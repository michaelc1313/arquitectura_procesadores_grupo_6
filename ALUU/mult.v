==> flow/design.v <==
module mult(
        input clk,
        input init,    
        input [2:0] MR, 
		input [2:0] MD, 
        output reg done,
		output reg [5:0] pp
    );
    reg sh;
    reg rst;
    reg add;
    reg [5:0] A;
    reg [2:0] B;
    wire z;
    reg [2:0] status;
    localparam START = 0;
	localparam CHECK = 1; 
	localparam ADD = 2; 
	localparam SHIFT = 3; 
	localparam END1 = 4;
    initial begin
        status = START;
        rst = 1'b0;
        pp = 6'b0;
        A = 6'b0;
        B = 3'b0; 
    end
    always @(negedge clk) begin
	    case (status)
	        START: begin
	        	sh <= 1'b0;
	        	add <= 1'b0;
	        	if (init) begin
	        	    status <= CHECK;
	        	    done <= 1'b0;
	        	    rst <= 1'b1;
	        	end
	        end
	        CHECK: begin 
	        	done <= 1'b0;
	        	rst <= 1'b0;
	        	sh <= 1'b0;
	        	add <= 1'b0;
	        	status <= (B[0]==1)? ADD : SHIFT;
	        end
	        ADD: begin
	        	done <= 1'b0;
	        	rst <= 1'b0;
	        	sh <= 1'b0;
	        	add <= 1'b1;
	        	status <= SHIFT;
	        end
	        SHIFT: begin
	        	done <= 1'b0;
	        	rst <= 1'b0;
	        	sh <= 1'b1;
	        	add <= 1'b0;
	        	status <= (z==1)? END1 : CHECK;
	        end
	        END1: begin
	        	done <= 1'b1;
	        	rst <= 1'b0;
	        	sh <= 1'b0;
	        	add <= 1'b0;
	        	status <= END1;
	        end
	        default: status <= START;
	    endcase 
    end 
    always @(posedge clk) begin
    	if (rst) begin
    		A <= {3'b000,MD};
    		B <= MR;
    	end
    	else begin 
    		if (sh) begin
    			A <= A << 1;
    			B <= B >> 1;
    		end
    	end
    end 
    always @(posedge clk) begin
    	if (rst) begin
    		pp <= 6'b0;
    	end
    	else begin 
    		if (add) begin
    		    pp <= pp + A;
    		end
    	end
    end
    assign z = (B==0)? 1'b1 : 1'b0;
endmodule
======== From RTL to reports: mult ========
What the tools print for mult, step after step.
Line numbers count from 1 in the design file above.
Cell names lack the library's common part.
The mark - stands for no value.
set-up
  top module .............................. mult
  clock input ............................. clk
  standard-cell library ................... sky130hd
  library corner .......................... tt_025C_1v80

======== After elaboration ========
Source: Yosys, flattened and elaborated, memories not mapped. Widths are those after wreduce. Registers that Yosys merges into a memory's read port (data or address) are not register bits. Print and check cells do not count. Equal cells are merged and count once.
word-level totals
  bits of input ports ..................... 8
  cells after elaboration ................. 43
  register bits ........................... 22
  output and inout bits ................... 7
cells by class
  muxes and demuxes ....................... 15
  reductions and logical operators ........ 13
  equal/unequal tests ..................... 5
  add/subtract/negate cells ............... 1
operators by type and width
  operator                                                          number
  3-bit 2-to-1 mux                                                  6
  3-bit case mux with 5-bit select                                  1
  4-bit OR reduction                                                3
  2-bit nonzero test                                                4
  3-bit by 2-bit == test with 1-bit output (second input constant)  2
  3-bit logical NOT                                                 2
  6-bit adder                                                       1
  1-bit case mux with 2-bit select                                  3
  2-bit AND reduction                                               2
  1-bit 2-to-1 mux                                                  4
  3-bit by 1-bit == test with 1-bit output (second input constant)  1
  3-bit == test (second input constant)                             1
  3-bit nonzero test                                                1
  3-bit OR reduction                                                1
  1-bit case mux with 3-bit select                                  1
  2-bit != test (second input constant)                             1

======== Depth ========
Depth = most cells in a row (Yosys ltp): at word level without a register or memory, in the mapped netlist without a sequential cell, where the memories' decode and read muxes count.
depth
  depth after elaboration ................. 4
  ABC_AREA ................................ 0
  mapped depth ............................ 6
  gate-level depth less buffers ........... 6

======== After synthesis ========
The flow's flattened synthesis, as Yosys stat reports it; memories are mapped. The netlist is that of the ABC_AREA named above (0 if unset); the other value can give another one.
The area totals of this step are shown rounded.
cells by type
  type      number  total area (um^2)
  edfxtp_1  13      390.374
  dfxtp_1   9       180.173
  mux2_2    6       67.565
  ha_1      5       62.56
  mux2i_1   5       50.048
  nor2_1    12      45.043
  and2_1    5       31.28
  nand2_1   6       22.522
  buf_2     4       20.019
  fa_1      1       20.019
  o21ai_0   4       20.019
  xnor2_1   2       17.517
  xor2_1    2       17.517
  a21o_1    2       15.014
  a311oi_2  1       15.014
  inv_1     4       15.014
  buf_6     1       11.261
  a21oi_1   2       10.01
Not listed: further types 16, cells in them 17.
mapped netlist
  flip-flop cells ......................... 22
  cells in the netlist .................... 101
  buffers ................................. 6
  area of sequential cells ................ 570 um^2
  chip area (Yosys) ....................... 1,100 um^2

Subject: flow runs of mult

Hi,

mult through Yosys and OpenROAD on sky130hd: 2 stored runs, unordered, with their settings and measured results. The constraints put input and output delay at 20% of the set period each and load the outputs with 0.01 pF.
"overall power" is the tool's figure for a default switching activity; nothing was simulated.
Values from the reports are rounded here.

======== entry A ========
==> flow/run.sh <==
#!/bin/bash
# the make line also repeats the synthesis and layout settings of config.mk as NAME=value (left out here)
make -C /OpenROAD-flow-scripts/flow DESIGN_CONFIG=/design/flow/config.mk WORK_HOME=/design/flow/orfs CLKGATE_MAP_FILE= finish
==> flow/config.mk <==
export PLATFORM = sky130hd
export DESIGN_NAME = mult
export DESIGN_NICKNAME = mult
export VERILOG_FILES = /design/flow/design.v
export SDC_FILE = /design/flow/constraint.sdc
export NUM_CORES = 4
export LEC_CHECK = 0
export CAP_MARGIN = 20
export CORE_MARGIN = 2
export CORE_UTILIZATION = 40
export SLEW_MARGIN = 20
==> flow/constraint.sdc <==
create_clock -name core_clock -period 2.27 [get_ports {clk}]
set_input_delay 0.4540 -clock core_clock [delete_from_list [all_inputs] [get_ports {clk}]]
set_output_delay 0.4540 -clock core_clock [all_outputs]
set_load 0.01 [all_outputs]

-------- measured, entry A --------
  synthesis area .......................... 1,100 um^2
  overall power ........................... 2,100 µW
  die outline area ........................ 3,300 um^2
  standard-cell area of the final layout .. 1,500 um^2
  worst hold slack in the final report .... 500 ps
  setup total negative slack .............. -800 ps
  final utilization ....................... 0.55
  setup slack of the critical path ........ -170 ps

======== entry B ========
==> flow/run.sh <==
#!/bin/bash
# the make line also repeats the synthesis and layout settings of config.mk as NAME=value (left out here)
make -C /OpenROAD-flow-scripts/flow DESIGN_CONFIG=/design/flow/config.mk WORK_HOME=/design/flow/orfs CLKGATE_MAP_FILE= finish
==> flow/config.mk <==
export PLATFORM = sky130hd
export DESIGN_NAME = mult
export DESIGN_NICKNAME = mult
export VERILOG_FILES = /design/flow/design.v
export SDC_FILE = /design/flow/constraint.sdc
export NUM_CORES = 4
export LEC_CHECK = 0
export ABC_AREA = 1
export CAP_MARGIN = 20
export CORE_MARGIN = 10
export CORE_UTILIZATION = 68
export CTS_CLUSTER_SIZE = 35
export GPL_TIMING_DRIVEN = 0
export MAX_ROUTING_LAYER = met5
export MIN_ROUTING_LAYER = met2
export PLACE_DENSITY = 0.48
export SLEW_MARGIN = 25
==> flow/constraint.sdc <==
create_clock -name core_clock -period 4.66 [get_ports {clk}]
set_input_delay 0.9320 -clock core_clock [delete_from_list [all_inputs] [get_ports {clk}]]
set_output_delay 0.9320 -clock core_clock [all_outputs]
set_load 0.01 [all_outputs]

-------- measured, entry B --------
  synthesis area .......................... 1,100 um^2
  overall power ........................... 980 µW
  die outline area ........................ 3,700 um^2
  standard-cell area of the final layout .. 1,300 um^2
  worst hold slack in the final report .... 530 ps
  setup total negative slack .............. 0 ps
  final utilization ....................... 0.87
  setup slack of the critical path ........ 190 ps

Regards
